==> flow/design.v <==
`default_nettype none
module project (
    input  wire [7:0] ui_in,     
    output wire [7:0] uo_out,    
    input  wire [7:0] uio_in,    
    output wire [7:0] uio_out,   
    output wire [7:0] uio_oe,    
    input  wire       ena,       
    input  wire       clk,       
    input  wire       rst_n      
); 
  localparam 
    CLOCKS_PER_PULSE = 50_000_000/19200,
    BITS_PER_WORD    = 8                ,
    PACKET_SIZE_TX   = BITS_PER_WORD + 5,
    W_Y_OUT          = 8                ,
    R                = 2                ,
    C                = 2                ,
    W_X              = 4                ,
    W_K              = 2                ;
  mvm_uart_system #(
    .CLOCKS_PER_PULSE (CLOCKS_PER_PULSE),
    .BITS_PER_WORD    (BITS_PER_WORD   ),
    .PACKET_SIZE_TX   (PACKET_SIZE_TX  ),
    .W_Y_OUT          (W_Y_OUT         ),
    .R                (R               ), 
    .C                (C               ), 
    .W_X              (W_X             ), 
    .W_K              (W_K             )
  ) MVM_UART_SYSTEM (
    .clk (clk), 
    .rstn(rst_n), 
    .rx  (ui_in [0]),
    .tx  (uo_out[0])
  );
  assign uo_out[7:1] = 0;
  assign uio_out = 0;
  assign uio_oe  = 0;
  wire _unused = &{uio_in, ui_in[7:1], ena, clk, rst_n, 1'b0};
endmodule
module axis_matvec_mul #(
    parameter R=2, C=2, W_X=2, W_K=2,
              LATENCY = $clog2(C)+1,
              W_Y = W_X + W_K + $clog2(C)
  )(
    input  clk, rstn,
    output s_axis_kx_tready, 
    input  s_axis_kx_tvalid, 
    input  [R*C*W_K + C*W_X -1:0] s_axis_kx_tdata,
    input  m_axis_y_tready,
    output m_axis_y_tvalid,
    output [R*W_Y           -1:0] m_axis_y_tdata
  );
    wire [R*C*W_K-1:0] k;
    wire [C*W_X  -1:0] x;
    assign {k, x} = s_axis_kx_tdata;
    wire [R*W_Y-1:0] i_data;
    wire i_ready;
    matvec_mul #(
      .R(R), .C(C), .W_X(W_X), .W_K(W_K)
    ) MATVEC (  
      .clk(clk    ),
      .cen(i_ready),
      .kf (k      ),
      .xf (x      ), 
      .yf (i_data )
    );
    reg [LATENCY-2:0] shift;
    reg  i_valid;
    always @(posedge clk or negedge rstn)
      if     (!rstn)   {i_valid, shift} <= 0;
      else if(i_ready) {i_valid, shift} <= {shift, s_axis_kx_tvalid};
    skid_buffer #(.WIDTH(R*W_Y)) SKID (
      .clk     (clk    ), 
      .rstn    (rstn   ), 
      .s_ready (i_ready),
      .s_valid (i_valid), 
      .s_data  (i_data ),
      .m_ready (m_axis_y_tready),
      .m_valid (m_axis_y_tvalid), 
      .m_data  (m_axis_y_tdata )
    );
    assign s_axis_kx_tready = i_ready;
endmodule
module matvec_mul #(
    parameter R=8, C=8, W_X=8, W_K=8,
    localparam DEPTH = $clog2(C),
               W_M = W_X + W_K,
               W_Y = W_M + DEPTH
  )(  
    input  wire  clk, cen,
    input  wire  [R*C*W_K-1:0] kf,
    input  wire  [C*W_X  -1:0] xf, 
    output wire  [R*W_Y  -1:0] yf       
  );
  localparam C_PAD = 2**$clog2(C);
  reg [W_Y-1:0] tree [R][DEPTH+1][C_PAD];  
  wire signed [W_X-1:0] x_pad        [C_PAD-1:0];
  wire signed [W_K-1:0] k_pad [R-1:0][C_PAD-1:0];
  genvar r, c, d, a;
  generate
    for (c=0; c<C_PAD; c=c+1) begin
      assign x_pad[c] = (c < C) ? xf[(c+1)*W_X-1 : c*W_X] : 0;
      for (r=0; r<R; r=r+1)
        assign k_pad[r][c] = (c < C) ? kf[((r*C + c) + 1)*W_K-1 : (r*C + c)*W_K] : 0;
    end
    for (r=0; r<R; r=r+1) begin
      for (c=0; c<C_PAD; c=c+1)
        always @(posedge clk)   
          if (cen) tree[r][0][c] <= $signed(k_pad[r][c]) * $signed(x_pad[c]);
      for (d=0; d<DEPTH; d=d+1)
        for (a=0; a<C_PAD/2**(d+1); a=a+1)
          always @(posedge clk)   
            if (cen) tree [r][d+1][a] <= tree [r][d][2*a] + tree [r][d][2*a+1];
      assign yf[(r+1)*W_Y-1: r*W_Y] = tree [r][DEPTH][0];
    end
  endgenerate
endmodule
module mvm_uart_system #(
  parameter CLOCKS_PER_PULSE = 200_000_000/9600,  
            BITS_PER_WORD    = 8,
            PACKET_SIZE_TX   = BITS_PER_WORD + 5,
            W_Y_OUT          = 32,
            R=8, C=8, W_X=8, W_K=8
)(
  input  clk, rstn, rx,
  output tx
);
  localparam  W_BUS_KX = R*C*W_K + C*W_X,
              W_BUS_Y  = R*W_Y_OUT,
              W_Y      = W_X + W_K + $clog2(C);
  wire s_valid, m_valid, m_ready;
  wire [W_BUS_KX-1:0] s_data_kx;
  uart_rx #(
    .CLOCKS_PER_PULSE (CLOCKS_PER_PULSE),
    .BITS_PER_WORD (BITS_PER_WORD), 
    .W_OUT (W_BUS_KX)
  ) UART_RX (
    .clk    (clk), 
    .rstn   (rstn), 
    .rx     (rx),
    .m_valid(s_valid),
    .m_data (s_data_kx)
  );
  wire [R*W_Y  -1:0] m_data_y;
  wire s_ready;
  wire _unused = s_ready;
  axis_matvec_mul #(
    .R(R), .C(C), .W_X(W_X), .W_K(W_K)
  ) AXIS_MVM (
    .clk    (clk      ), 
    .rstn   (rstn     ),
    .s_axis_kx_tready(s_ready),  
    .s_axis_kx_tvalid(s_valid  ), 
    .s_axis_kx_tdata (s_data_kx),
    .m_axis_y_tready (m_ready  ),
    .m_axis_y_tvalid (m_valid  ),
    .m_axis_y_tdata  (m_data_y )
  );
  wire [W_Y      -1:0] y_up     [R-1:0];
  wire [W_Y_OUT  -1:0] o_up   [R-1:0];
  wire [R*W_Y_OUT-1:0] o_flat;
  genvar r;
  generate
  for (r=0; r<R; r=r+1) begin
    assign y_up  [r] = m_data_y[W_Y*(r+1)-1 : W_Y*r];
    assign o_up  [r] = W_Y_OUT'($signed(y_up[r]));  
    assign o_flat[W_Y_OUT*(r+1)-1 : W_Y_OUT*r] = o_up[r];
  end
  endgenerate
  uart_tx #(
   .CLOCKS_PER_PULSE (CLOCKS_PER_PULSE),
   .BITS_PER_WORD    (BITS_PER_WORD),
   .PACKET_SIZE      (PACKET_SIZE_TX),
   .W_OUT            (W_BUS_Y)
  ) UART_TX (
   .clk     (clk      ), 
   .rstn    (rstn     ), 
   .s_ready (m_ready  ),
   .s_valid (m_valid  ), 
   .s_data_f(o_flat   ),
   .tx      (tx       )
  );  
endmodule
module skid_buffer #(parameter WIDTH = 8)(
  input  wire clk, rstn, s_valid, m_ready,
  input  wire [WIDTH-1:0] s_data,
  output reg  [WIDTH-1:0] m_data,
  output reg  m_valid, s_ready
);
  localparam EMPTY=0, PARTIAL=1, FULL=2;
  reg [1:0] state, state_next;
  always @* begin
    state_next = state;
    unique case (state)
      EMPTY  : if      ( s_valid)             state_next = PARTIAL;
      PARTIAL: if      (!m_ready &&  s_valid) state_next = FULL;
               else if ( m_ready && !s_valid) state_next = EMPTY;
      FULL   : if      ( m_ready)             state_next = PARTIAL;
    endcase
  end
  always @(posedge clk or negedge rstn)
    if (!rstn) state <= EMPTY;
    else       state <= state_next;
  reg [WIDTH-1:0] buffer;
  always @(posedge clk or negedge rstn)
    if (!rstn) {m_valid, s_ready, buffer, m_data} <= 0;
    else begin
      m_valid <= state_next != EMPTY;
      s_ready <= state_next != FULL;
      if (state == PARTIAL && state_next == FULL)
        buffer <= s_data;
      unique case (state)
        EMPTY  : if (state_next == PARTIAL) m_data <= s_data;
        PARTIAL: if (m_ready && s_valid)    m_data <= s_data;
        FULL   : if (m_ready)               m_data <= buffer;
      endcase
    end
endmodule
module uart_rx #(
  parameter CLOCKS_PER_PULSE = 4,  
            BITS_PER_WORD    = 8,
            W_OUT = 24  
)(
  input  wire clk, rstn, rx,
  output reg  m_valid,
  output reg  [W_OUT-1:0] m_data
);
  localparam  NUM_WORDS = W_OUT/BITS_PER_WORD;
  localparam W_CCLOCKS = $clog2(CLOCKS_PER_PULSE),
             W_CBITS   = $clog2(BITS_PER_WORD),
             W_CWORDS  = $clog2(NUM_WORDS);
  reg [W_CCLOCKS-1:0] c_clocks;
  reg [W_CBITS  -1:0] c_bits  ;
  reg [W_CWORDS -1:0] c_words ;
  localparam IDLE=0, START=1, DATA=2, END=3;
  reg [1:0] state;
  always @(posedge clk or negedge rstn) begin
    if (!rstn) begin
      {c_words, c_bits, c_clocks, m_valid, m_data} <= '0;
      state <= IDLE;
    end else begin
      m_valid <= 0;
      case (state)
        IDLE :  if (rx == 0)                      
                  state <= START;
        START:  if (c_clocks == W_CCLOCKS'(CLOCKS_PER_PULSE/2-1)) begin
                  state <= DATA;
                  c_clocks <= 0;
                end else
                  c_clocks <= c_clocks + 1;
        DATA :  if (c_clocks == W_CCLOCKS'(CLOCKS_PER_PULSE-1)) begin
                  c_clocks <= 0;
                  m_data   <= {rx, m_data[W_OUT-1:1]};
                  if (c_bits == W_CBITS'(BITS_PER_WORD-1)) begin
                    state  <= END;
                    c_bits <= 0;
                    if (c_words == W_CWORDS'(NUM_WORDS-1)) begin
                      m_valid <= 1;
                      c_words <= 0;
                    end else c_words <= c_words + 1;
                  end else c_bits <= c_bits + 1;
                end else c_clocks <= c_clocks + 1;
        END  :  if (c_clocks == W_CCLOCKS'(CLOCKS_PER_PULSE-1)) begin
                  state <= IDLE;
                  c_clocks <= 0;
                end else
                  c_clocks <= c_clocks + 1;
      endcase
      end
  end
endmodule
module uart_tx #(
  parameter   CLOCKS_PER_PULSE = 4,  
              BITS_PER_WORD    = 8,
              PACKET_SIZE      = BITS_PER_WORD+5,
              W_OUT = 24,  
  localparam  NUM_WORDS   = W_OUT/BITS_PER_WORD
)(
  input  wire clk, rstn, s_valid, 
  input  wire [NUM_WORDS*BITS_PER_WORD-1:0] s_data_f,
  output reg  tx, s_ready
);  
  genvar n;
  wire [BITS_PER_WORD-1:0] s_data [NUM_WORDS-1:0];
  generate
    for (n=0; n<NUM_WORDS; n=n+1)
      assign s_data[n] = s_data_f[BITS_PER_WORD*(n+1)-1 : BITS_PER_WORD*n];
  endgenerate
  localparam END_BITS = PACKET_SIZE-BITS_PER_WORD-1;
  reg [NUM_WORDS*PACKET_SIZE-1:0] s_packets;
  reg [NUM_WORDS*PACKET_SIZE-1:0] m_packets;
  generate
    for (n=0; n<NUM_WORDS; n=n+1)
      assign s_packets[PACKET_SIZE*(n+1)-1:PACKET_SIZE*n] = { ~(END_BITS'(0)), s_data[n], 1'b0};
  endgenerate
  assign tx = m_packets[0];
  localparam W_CPULSES = $clog2(NUM_WORDS*PACKET_SIZE),
             W_CCLOCKS = $clog2(CLOCKS_PER_PULSE);
  reg [W_CPULSES-1:0] c_pulses;
  reg [W_CCLOCKS-1:0] c_clocks;
  localparam IDLE=0, SEND=1;
  reg state;
  always @(posedge clk or negedge rstn) begin
    if (!rstn) begin
      state     <= IDLE;
      m_packets <= -1;
      {c_pulses, c_clocks} <= 0;
    end else
      case (state)
        IDLE :  if (s_valid) begin                  
                  state      <= SEND;
                  m_packets  <= s_packets;
                end
        SEND :  if (c_clocks == W_CCLOCKS'(CLOCKS_PER_PULSE-1)) begin
                  c_clocks <= 0;
                  if (c_pulses == W_CPULSES'(NUM_WORDS*PACKET_SIZE-1)) begin
                    c_pulses  <= 0;
                    m_packets <= -1;
                    state     <= IDLE;
                  end else begin
                    c_pulses <= c_pulses + 1;
                    m_packets <= (m_packets >> 1);
                  end
                end else c_clocks <= W_CCLOCKS'(32'(c_clocks) + 1);
      endcase
  end
  assign s_ready = (state == IDLE);
endmodule
---- Reports on project ----
The steps from the RTL of project to its reports follow in flow order.
Lines are those of the file above, counted from 1.
Operators carry their Yosys type and port widths (W data, S select, Z words).
Cell names lack the library's common part.
The mark n/a stands for no value.
set-up
  design top .............................. project
  clock port .............................. clk
  cell library ............................ sky130hd
  timing corner ........................... tt_025C_1v80

---- After elaboration ----
Yosys after proc, flatten, opt, wreduce and memory -nomap, before mapping. Print and check cells are not counted. Equal cells are merged and count once.
operators by class
  $add $sub $neg .......................... 7
  $mul .................................... 4
  equality and inequality tests ........... 23
  multiplexer cells ....................... 34
  bitwise logic cells ..................... 1
  reduce/logical cells .................... 18
operator list
  operator                 count
  $mux W26                 3
  $pmux W26 S2             1
  $mul A2 B4 Y6            4
  $pmux W14 S3             1
  $mux W14                 3
  $mux W12                 3
  $add A12 B1 Y12 const B  2
  $eq A12 B12 Y1 const B   2
  $pmux W12 S2             1
  $mux W2                  9
  $ne A2 B2 Y1 const B     8
  $add A7 B7 Y7            2
  $eq A12 B11 Y1 const B   1
  $eq A2 B2 Y1 const B     4
  $pmux W2 S4              1
  $mux W1                  8
  $eq A2 B1 Y1 const B     3
  $ne A2 B1 Y1 const B     3
  $reduce_and A2 Y1        3
  $reduce_bool A3 Y1       2
  $reduce_and A6 Y1        1
  $pmux W2 S3              1
  $add A5 B1 Y5 const B    1
  $eq A5 B5 Y1 const B     1
  $mux W5                  1
  $logic_and A1 B1 Y1      4
  $logic_not A2 Y1         2
  $reduce_and A4 Y1        1
Other operator kinds: 11; their cells: 11.
word-level totals
  bits in registers ....................... 155
  input port bits ......................... 19
  output and inout port bits .............. 24
  elaborated cells ........................ 110

---- Logic depth ----
Depth = most cells in a row (Yosys ltp): at word level without a register or memory, in the mapped netlist without a sequential cell, where the memories' decode and read muxes count.
depth
  depth after elaboration ................. 8
  ABC_AREA ................................ 0
  mapped depth ............................ 10
  depth with buffers taken out ............ 7

---- Synthesis result ----
The flow's flattened synthesis, as Yosys stat reports it; memories are mapped. The netlist is that of the ABC_AREA named above (0 if unset); the other value can give another one.
cell types
  cell      count  total area (µm²)
  dfrtp_1   88     2.2E+03
  edfxtp_1  38     1.14E+03
  mux2_2    71     799.517
  dfstp_2   28     735.706
  ha_1      42     525.504
  nor2_1    57     213.955
  inv_1     56     210.202
  xnor2_1   24     210.202
  fa_1      10     200.192
  buf_4     24     180.173
  a21oi_1   23     115.11
  and2_1    15     93.84
  nand2_1   23     86.333
  nor2b_1   13     81.328
  mux2_4    5      75.072
  nand3_1   14     70.067
  o21ai_0   13     65.062
  o22a_1    7      61.309
Not listed: further types 50, cells in them 114.
mapped netlist
  mapped cells ............................ 665
  cell area after synthesis ............... 7943.9 µm²
  area of sequential cells ................ 4078.9 µm²
  mapped flip-flops ....................... 154
  buffer cells ............................ 42
The figures by module come from a second, unflattened synthesis with its own total; it is not the netlist above.
unflattened totals
  cells (unflattened synthesis) ........... 658
  area total of the unflattened synthesis .. 7996.4 µm²
Each row is one instance without its submodules.
modules
  module                   times used  cells  area (µm²)  seq. area (µm²)
  matvec_mul               1           191    2418.6      1141.1
  uart_tx                  1           206    2090.8      1133.6
  uart_rx                  1           136    1731.7      927.1
  skid_buffer #(WIDTH=14)  1           97     1506.4      827.0
  project                  1           24     176.4       0.0
  axis_matvec_mul          1           4      72.6        50.0
  mvm_uart_system          1           0      0.0         0.0

---- Path before layout ----
OpenSTA on the mapped netlist: ideal clock, no wires. The path of least setup slack (recovery checks aside). Input and output delay are each 20% of the period. Register names are those of the netlist, which keeps one name where synthesis merged equal registers.
timing post-synthesis
  path kind ............................... register to register
  from .................................... register MVM_UART_SYSTEM.UART_TX.state
  to ...................................... register MVM_UART_SYSTEM.AXIS_MVM.SKID.m_data[10]
  period .................................. 4.97 ns
  library setup time ...................... 0.125 ns
  launch time at the first pin ............ 0.000 ns
  data arrival time ....................... 2.775 ns
  data required time ...................... 4.845 ns
  slack ................................... 2.070 ns
  delay of the path ....................... 2.900 ns
  stages on the path ...................... 11
  buffers on the path ..................... 4
  synthesis period reached ................ 2.9 ns
"delay of the path" is the arrival time less input delay plus setup time.
"stages on the path": output pins that drive a net of the path, with the launching flip-flop's if there is one; two outputs of one cell count as two.
"synthesis period reached" is the clock period less the worst setup slack; recovery checks do not enter. This is arithmetic on one report: input and output delays are still those of the set period (20% each).
Between the ends stands the longest chain of elaborated cells between them, by number of cells; it is not shown to be the way that was timed. Of several equally long chains one is given.
Each line given opens the expression or statement behind the cell; cells for indexed reads and writes are added by Yosys, which also makes memories of some case tables.
At most two assigning lines are given for a register; there are more.
between the ends, post-synthesis
  cells stage by stage .................... dfrtp_1 clkbuf_1 clkbuf_1 buf_1 inv_1 ha_1 a22o_1 o21ai_0 a21oi_1 buf_2 mux2_2
  cells in the longest elaborated chain ... 8
  elaborated cells on any way between the ends .. 17
  those cells by class .................... 4 x eq/ne; 8 x mux; 1 x logic; 4 x reduce/logical
RTL lines, path post-synthesis
  item                 line  source
  start, declared      303   reg state;
  start, assigned      306   state     <= IDLE;
  start, assigned      312   state      <= SEND;
  $not A1 Y1           328   assign s_ready = (state == IDLE);
  $logic_and A1 B1 Y1  198   else if ( m_ready && !s_valid) state_next = EMPTY;
  $mux W2              198
  $mux W2              197   PARTIAL: if      (!m_ready &&  s_valid) state_next = FULL;
  $pmux W2 S3          195   unique case (state)
  $eq A2 B1 Y1         214   EMPTY  : if (state_next == PARTIAL) m_data <= s_data;
  $mux W14             214
  $pmux W14 S3         213   unique case (state)
  end, assigned        214
  end, assigned        215   PARTIAL: if (m_ready && s_valid)    m_data <= s_data;
  end, declared        188   output reg  [WIDTH-1:0] m_data,

---- Path in the finished layout ----
From the final timing report of flow run 2: the path of least setup slack in the routed layout; clock arrival at registers is part of the times.
timing after layout
  path kind ............................... register to register
  from .................................... register MVM_UART_SYSTEM.UART_TX.c_clocks[4]
  to ...................................... register MVM_UART_SYSTEM.UART_TX.m_packets[4]
  period .................................. 1.98 ns
  library setup time ...................... 0.07 ns
  launch time at the first pin ............ 0.41 ns
  data arrival time ....................... 2.43 ns
  data required time ...................... 2.32 ns
  slack ................................... -0.11 ns
  stages on the path ...................... 6
  buffers on the path ..................... 1
Between the ends stands the longest chain of elaborated cells between them, by number of cells; it is not shown to be the way that was timed. Of several equally long chains one is given.
At most two assigning lines are given for a register; there are more.
between the ends, after layout
  cells stage by stage .................... dfrtp_1 or4_4 or4_4 o21ai_4 buf_12 mux2_4
  cells in the longest elaborated chain ... 3
  elaborated cells on any way between the ends .. 5
  RTL lines with such cells ............... 2
  those cells by class .................... 2 x eq/ne; 2 x mux; 1 x reduce/logical
RTL lines, path after layout
  item             line  source
  start, declared  301   reg [W_CCLOCKS-1:0] c_clocks;
  start, assigned  316   c_clocks <= 0;
  start, assigned  325   end else c_clocks <= W_CCLOCKS'(32'(c_clocks) + 1);
  $eq A12 B12 Y1   315   SEND :  if (c_clocks == W_CCLOCKS'(CLOCKS_PER_PULSE-1)) begin
  $mux W26         315
  $pmux W26 S2     310   case (state)
  end, assigned    307   m_packets <= -1;
  end, assigned    313   m_packets  <= s_packets;
  end, declared    292   reg [NUM_WORDS*PACKET_SIZE-1:0] m_packets;

Subject: flow runs of project

Hi,

Record of 2 stored runs of the RTL-to-layout flow on project, platform sky130hd. The runs are unordered. Constraints: input delay and output delay 20% of the set period each, output load 0.01 pF.
"period reached" = clock period - worst setup slack. The figure is calculated, with input and output delays left at 20% of the set period.
"time on the worst setup path" = time allowed to the worst setup path (clock period - input delay - output delay, where it has them) - its slack; a late launch clock adds to it, a late capture clock takes from it.
By "overall power" is meant OpenSTA's value without simulated activity: inputs other than the clock are taken to toggle once in ten clock periods, and the tool carries that through the logic.

======== flow run 1 ========
==> flow/run.sh <==
#!/bin/bash
# the make line also repeats the synthesis and layout settings of config.mk as NAME=value (left out here)
make -C /OpenROAD-flow-scripts/flow DESIGN_CONFIG=/design/flow/config.mk WORK_HOME=/design/flow/orfs CLKGATE_MAP_FILE= finish
==> flow/config.mk <==
export PLATFORM = sky130hd
export DESIGN_NAME = project
export DESIGN_NICKNAME = project
export VERILOG_FILES = /design/flow/design.v
export SDC_FILE = /design/flow/constraint.sdc
export NUM_CORES = 4
export LEC_CHECK = 0
export ABC_AREA = 1
export CAP_MARGIN = 35
export CELL_PAD_IN_SITES_DETAIL_PLACEMENT = 2
export CORE_ASPECT_RATIO = 0.69
export CORE_MARGIN = 2
export CORE_UTILIZATION = 56
export HOLD_SLACK_MARGIN = 0.28
export MAX_ROUTING_LAYER = met5
export PLACE_DENSITY = 0.4
export SETUP_SLACK_MARGIN = 0.67
export SLEW_MARGIN = 5
export TNS_END_PERCENT = 70
==> flow/constraint.sdc <==
create_clock -name core_clock -period 5.03 [get_ports {clk}]
set_input_delay 1.0060 -clock core_clock [delete_from_list [all_inputs] [get_ports {clk}]]
set_output_delay 1.0060 -clock core_clock [all_outputs]
set_load 0.01 [all_outputs]

-------- flow run 1 --------
  incomplete, placement halted on DPL-0033

======== flow run 2 ========
==> flow/run.sh <==
#!/bin/bash
# the make line also repeats the synthesis and layout settings of config.mk as NAME=value (left out here)
make -C /OpenROAD-flow-scripts/flow DESIGN_CONFIG=/design/flow/config.mk WORK_HOME=/design/flow/orfs CLKGATE_MAP_FILE= finish
==> flow/config.mk <==
export PLATFORM = sky130hd
export DESIGN_NAME = project
export DESIGN_NICKNAME = project
export VERILOG_FILES = /design/flow/design.v
export SDC_FILE = /design/flow/constraint.sdc
export NUM_CORES = 4
export LEC_CHECK = 0
export CAP_MARGIN = 20
export CELL_PAD_IN_SITES_GLOBAL_PLACEMENT = 2
export CORE_MARGIN = 10
export CORE_UTILIZATION = 41
export GPL_TIMING_DRIVEN = 1
export HOLD_SLACK_MARGIN = 0.04
export MAX_ROUTING_LAYER = met4
export MIN_ROUTING_LAYER = met1
export PLACE_DENSITY = 0.82
export SLEW_MARGIN = 30
==> flow/constraint.sdc <==
create_clock -name core_clock -period 1.98 [get_ports {clk}]
set_input_delay 0.3960 -clock core_clock [delete_from_list [all_inputs] [get_ports {clk}]]
set_output_delay 0.3960 -clock core_clock [all_outputs]
set_load 0.01 [all_outputs]

-------- measured, flow run 2 --------
  summed negative setup slack ............. -1.557 ns
  overall power ........................... 0.006604 W
  setup slack of the critical path ........ -0.110 ns
  area inside the die boundary ............ 25343.0 µm²
  period reached .......................... 2.090 ns
  chip area after synthesis (Yosys) ....... 7943.9 µm²
  final utilization ....................... 49.4 %
  time on the worst setup path ............ 2.09 ns
  class of the worst setup path ........... register to register
  area of the standard cells in the finished layout .. 9336.5 µm²

Regards
